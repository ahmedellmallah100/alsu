==> flow/design.v <==
module alsu
#(
    parameter INPUT_PRIORITY = 1,  
    parameter FULL_ADDER = 1       
)
(
    input  wire clk, rst,
    input  wire [2:0] a, b, opcode,
    input  wire cin, serial_in,
    input  wire red_op_a, red_op_b,
    input  wire bypass_a, bypass_b, direction,
    output reg [15:0] leds,
    output reg [5:0] out
);
reg [2:0] a_reg, b_reg, opcode_reg;
reg serial_in_reg, cin_reg;
reg bypass_a_reg, bypass_b_reg, direction_reg;
reg red_op_a_reg, red_op_b_reg;
wire invalid_case;
always @(posedge clk or posedge rst) begin
    if (rst) begin
         a_reg <= 0;
         b_reg <= 0; 
         opcode_reg <= 0;
         cin_reg <= 0;
         serial_in_reg <= 0;
        red_op_a_reg <= 0; 
        red_op_b_reg <= 0;
        bypass_a_reg <= 0; 
        bypass_b_reg <= 0;
        direction_reg <= 0;
    end else begin
        a_reg <= a;
        b_reg <= b; 
        opcode_reg <= opcode;
        cin_reg <= cin; 
        serial_in_reg <= serial_in;
        red_op_a_reg <= red_op_a; 
        red_op_b_reg <= red_op_b;
        bypass_a_reg <= bypass_a; 
        bypass_b_reg <= bypass_b;
        direction_reg <= direction;
    end
end
assign invalid_case = 
    (opcode_reg == 3'b110 || opcode_reg == 3'b111 ||
    ((red_op_b_reg || red_op_a_reg) && !(opcode_reg == 3'b000 || opcode_reg == 3'b001)));
always @(posedge clk) begin
    if (rst) begin
        out <= 6'b0; 
        leds <= 16'b0;
    end else if (invalid_case) begin
        leds <= ~leds;
        if (bypass_a_reg && bypass_b_reg)
            out <= (INPUT_PRIORITY ? a_reg : b_reg);
        else if (bypass_a_reg)
            out <= a_reg;
        else if (bypass_b_reg)
            out <= b_reg;
        else
            out <= 6'b0;
    end else begin
        leds <= 16'b0;
        case (opcode_reg)
            3'b000: begin  
                if (red_op_a_reg && red_op_b_reg)
                    out <= (INPUT_PRIORITY ? &a_reg : &b_reg);
                else if (red_op_a_reg)
                    out <= &a_reg;
                else if (red_op_b_reg)
                    out <= &b_reg;
                else
                    out <= a_reg & b_reg;
            end
            3'b001: begin  
                if (red_op_a_reg && red_op_b_reg)
                    out <= (INPUT_PRIORITY ? ^a_reg : ^b_reg);
                else if (red_op_a_reg)
                    out <= ^a_reg;
                else if (red_op_b_reg)
                    out <= ^b_reg;
                else
                    out <= a_reg ^ b_reg; 
            end
            3'b010: begin  
                if (FULL_ADDER)
                    out <= a_reg + b_reg + cin_reg;
                else
                    out <= a_reg + b_reg;
            end
            3'b011: out <= a_reg * b_reg;  
            3'b100: begin  
                if (direction_reg)
                    out <= {out[4:0], serial_in_reg};  
                else
                    out <= {serial_in_reg, out[5:1]};  
            end
            3'b101: begin  
                if (direction_reg)
                    out <= {out[4:0], out[5]};  
                else
                    out <= {out[0], out[5:1]};  
            end
            default: out <= 6'b0;
        endcase
    end
end
endmodule
======== Tool chain data of alsu ========
The steps from the RTL of alsu to its reports follow in flow order.
Line numbers count from 1 in the design file above.
Library cell names are shortened.
A cell with n/a has no value.
inputs
  top module .............................. alsu
  clock input ............................. clk
  cell library ............................ sky130hd
  library corner .......................... tt_025C_1v80

======== Word level ========
Yosys after proc, flatten, opt, wreduce and memory -nomap, before mapping. Enables and synchronous resets that opt folds into registers are not counted as muxes. Memory bits, and registers merged into a memory's read port (data or address), are not among the register bits. Print and check cells are not counted. Equal cells are merged and count once.
storage and ports
  register bits ........................... 38
  output and inout bits ................... 22
  input port bits ......................... 18
  cells after elaboration ................. 53
cells by class
  reductions and logical operators ........ 14
  muxes and demuxes ....................... 13
  $mul .................................... 1
  $add $sub $neg .......................... 2
  equality and inequality tests ........... 7
  bitwise gates (word level) .............. 4
operators with widths
  cell                                    count
  case mux 6 bit (select 6 bit)           1
  2-to-1 mux 3 bit                        9
  multiplier 3 x 3 -> 6 bit               1
  2-to-1 mux 6 bit                        3
  inverter 16 bit                         1
  == test 3 bit with constant B           4
  == test 3 x 2 -> 1 bit with constant B  2
  AND reduction 3 bit                     2
  XOR reduction 3 bit                     2
  adder 4 x 1 -> 5 bit                    1
  logical OR 1 bit                        4
  adder 3 x 3 -> 4 bit                    1
  logical AND 1 bit                       3
  == test 3 x 1 -> 1 bit with constant B  1
  bitwise AND 3 bit                       1
  XOR 3 bit                               1
  zero test 3 bit                         1
  OR reduction 2 bit                      1
  inverter 1 bit                          1
  zero test 1 bit                         1

======== Depth ========
Yosys ltp: most cells in a row. Word level: on the elaborated netlist, between registers, memories and ports. Mapped: between sequential cells and ports; inverters and the memories' decode and read muxes count.
depth
  depth in word-level cells ............... 7
  ABC_AREA ................................ 0
  mapped depth ............................ 9
  mapped depth without buffers ............ 9

======== Synthesis result ========
Yosys stat after the flow's synthesis: flattened, memories mapped to cells. It holds for the ABC_AREA given above (unset counts as 0); a run with the other value may have another netlist.
mapped netlist
  cell count .............................. 154
  cell area after synthesis ............... 1,645.3 µm²
  flip-flops .............................. 38
cells by type
  cell type  count  area in all (µm²)
  dfxtp_1    22     440.422
  dfrtp_1    16     400.384
  ha_1       10     125.12
  nor2_1     23     86.333
  fa_1       4      80.077
  mux2i_1    7      70.067
  a21oi_1    10     50.048
  inv_1      11     41.29
  mux2_2     3      33.782
  nand2_1    7      26.275
  and2_1     4      25.024
  a211oi_1   3      22.522
  o22ai_1    3      18.768
  xnor2_1    2      17.517
  xor2_1     2      17.517
  buf_2      3      15.014
  o21ai_0    3      15.014
  o22ai_2    1      12.512
Other cell types: 18; their cells: 20.

======== Worst setup path after synthesis ========
Source: OpenSTA report_checks on the synthesized netlist (no wires, ideal clock, input and output delay 20% of the period each), path of least setup slack; recovery checks are left aside. Register names are those of the netlist, which keeps one name where synthesis merged equal registers.
timing post-synthesis
  path type ............................... reg2reg
  start point ............................. register a_reg[1]
  end point ............................... register out[4]
  setup slack ............................. -101 ps
  path buffers ............................ 0
  arrival ................................. 2,109 ps
  setup time .............................. 122 ps
  required time ........................... 2,008 ps
  stages on the path ...................... 10
  period .................................. 2,130 ps
  path delay .............................. 2,231 ps
  synthesis period reached ................ 2,231 ps
"path delay" = arrival - input delay + setup time.
"stages on the path": output pins that drive a net of the path, with the launching flip-flop's if there is one; two outputs of one cell count as two.
"synthesis period reached" is the clock period less the worst setup slack; recovery checks do not enter. This is arithmetic on one report: input and output delays are still those of the set period (20% each).
Between the ends stands the longest chain of elaborated cells between them, by number of cells; it is not shown to be the way that was timed. Of several equally long chains one is given.
A line is the first line of the expression or statement that the cell stems from. Yosys adds cells for indexed reads and writes and turns some case tables into memories.
A register here has more assigning lines than the two given.
between the ends, post-synthesis
  cell sequence ........................... dfrtp_1 > ha_1 > inv_1 > fa_1 > inv_1 > ha_1 > fa_1 > xor2_1 > a32oi_1 > nor2_1
  length of the longest elaborated chain .. 4
RTL lines, path post-synthesis
  element                        RTL line  source
  start: declaration             15        reg [2:0] a_reg, b_reg, opcode_reg;
  start: assignment              22        a_reg <= 0;
  start: assignment              33        a_reg <= a;
  adder 3 x 3 -> 4 bit           87        out <= a_reg + b_reg + cin_reg;
  adder 4 x 1 -> 5 bit           87
  case mux 6 bit (select 6 bit)  64        case (opcode_reg)
  2-to-1 mux 6 bit               52        end else if (invalid_case) begin
  end: assignment                55        out <= (INPUT_PRIORITY ? a_reg : b_reg);
  end: assignment                57        out <= a_reg;
  end: declaration               13        output reg [5:0] out

======== Worst path after layout ========
From the final timing report of run 2: the path of least setup slack in the routed layout; clock arrival at registers is part of the times.
The path's times are printed in steps of 10 ps; the period is the one set.
timing post-layout
  path type ............................... reg2reg
  start point ............................. register b_reg[1]
  end point ............................... register out[4]
  period .................................. 3,780 ps
  setup slack ............................. 1,390 ps
  path buffers ............................ 0
  setup time .............................. 110 ps
  stages on the path ...................... 10
  arrival ................................. 2,570 ps
  required time ........................... 3,960 ps
Between the ends stands the longest chain of elaborated cells between them, by number of cells; it is not shown to be the way that was timed. Of several equally long chains one is given.
A register here has more assigning lines than the two given.
between the ends, post-layout
  cell sequence ........................... dfrtp_1 > ha_1 > inv_1 > fa_1 > inv_1 > ha_1 > fa_1 > xor2_1 > a32oi_1 > nor2_1
  length of the longest elaborated chain .. 4
RTL lines, path post-layout
  element                        RTL line  source
  start: declaration             15        reg [2:0] a_reg, b_reg, opcode_reg;
  start: assignment              23        b_reg <= 0;
  start: assignment              34        b_reg <= b;
  adder 3 x 3 -> 4 bit           87        out <= a_reg + b_reg + cin_reg;
  adder 4 x 1 -> 5 bit           87
  case mux 6 bit (select 6 bit)  64        case (opcode_reg)
  2-to-1 mux 6 bit               52        end else if (invalid_case) begin
  end: assignment                55        out <= (INPUT_PRIORITY ? a_reg : b_reg);
  end: assignment                57        out <= a_reg;
  end: declaration               13        output reg [5:0] out

## Implementation results

Module alsu, platform sky130hd: 2 stored runs of the flow (Yosys, OpenROAD) with differing settings, in no particular order. Input and output delays are each 20% of the period that was set; the output load is 0.01 pF.
"total power of the final layout" is the tool's figure for a default switching activity; nothing was simulated.

======== run 1 ========
==> flow/run.sh <==
#!/bin/bash
# the make line also repeats the synthesis and layout settings of config.mk as NAME=value (left out here)
make -C /OpenROAD-flow-scripts/flow DESIGN_CONFIG=/design/flow/config.mk WORK_HOME=/design/flow/orfs CLKGATE_MAP_FILE= finish
==> flow/config.mk <==
export PLATFORM = sky130hd
export DESIGN_NAME = alsu
export DESIGN_NICKNAME = alsu
export VERILOG_FILES = /design/flow/design.v
export SDC_FILE = /design/flow/constraint.sdc
export NUM_CORES = 4
export LEC_CHECK = 0
export CAP_MARGIN = 20
export CELL_PAD_IN_SITES_GLOBAL_PLACEMENT = 3
export CORE_MARGIN = 2
export CORE_UTILIZATION = 44
export MIN_ROUTING_LAYER = met2
export PLACE_DENSITY_LB_ADDON = 0.05
export SLEW_MARGIN = 20
==> flow/constraint.sdc <==
create_clock -name core_clock -period 2.56 [get_ports {clk}]
set_input_delay 0.5120 -clock core_clock [delete_from_list [all_inputs] [get_ports {clk}]]
set_output_delay 0.5120 -clock core_clock [all_outputs]
set_load 0.01 [all_outputs]

-------- run 1 --------
  stopped before the end: placement reported FLW-0024

======== run 2 ========
==> flow/run.sh <==
#!/bin/bash
# the make line also repeats the synthesis and layout settings of config.mk as NAME=value (left out here)
make -C /OpenROAD-flow-scripts/flow DESIGN_CONFIG=/design/flow/config.mk WORK_HOME=/design/flow/orfs CLKGATE_MAP_FILE= finish
==> flow/config.mk <==
export PLATFORM = sky130hd
export DESIGN_NAME = alsu
export DESIGN_NICKNAME = alsu
export VERILOG_FILES = /design/flow/design.v
export SDC_FILE = /design/flow/constraint.sdc
export NUM_CORES = 4
export LEC_CHECK = 0
export CAP_MARGIN = 20
export CORE_MARGIN = 2
export CORE_UTILIZATION = 36
export CTS_CLUSTER_DIAMETER = 172
export GPL_ROUTABILITY_DRIVEN = 0
export HOLD_SLACK_MARGIN = -0.09
export MAX_ROUTING_LAYER = met4
export PLACE_DENSITY_LB_ADDON = 0.23
export SETUP_SLACK_MARGIN = 0.46
export SLEW_MARGIN = 20
export TNS_END_PERCENT = 25
==> flow/constraint.sdc <==
create_clock -name core_clock -period 3.78 [get_ports {clk}]
set_input_delay 0.7560 -clock core_clock [delete_from_list [all_inputs] [get_ports {clk}]]
set_output_delay 0.7560 -clock core_clock [all_outputs]
set_load 0.01 [all_outputs]

-------- measured, run 2 --------
  mapped cell area after synthesis ........ 1,645.3 µm²
  full die area ........................... 5,127.3 µm²
  standard-cell area of the final layout .. 2,193.3 µm²
  worst setup slack after layout .......... 1,387 ps
  sum of negative setup slack ............. 0 ps
  total power of the final layout ......... 0.9081 mW
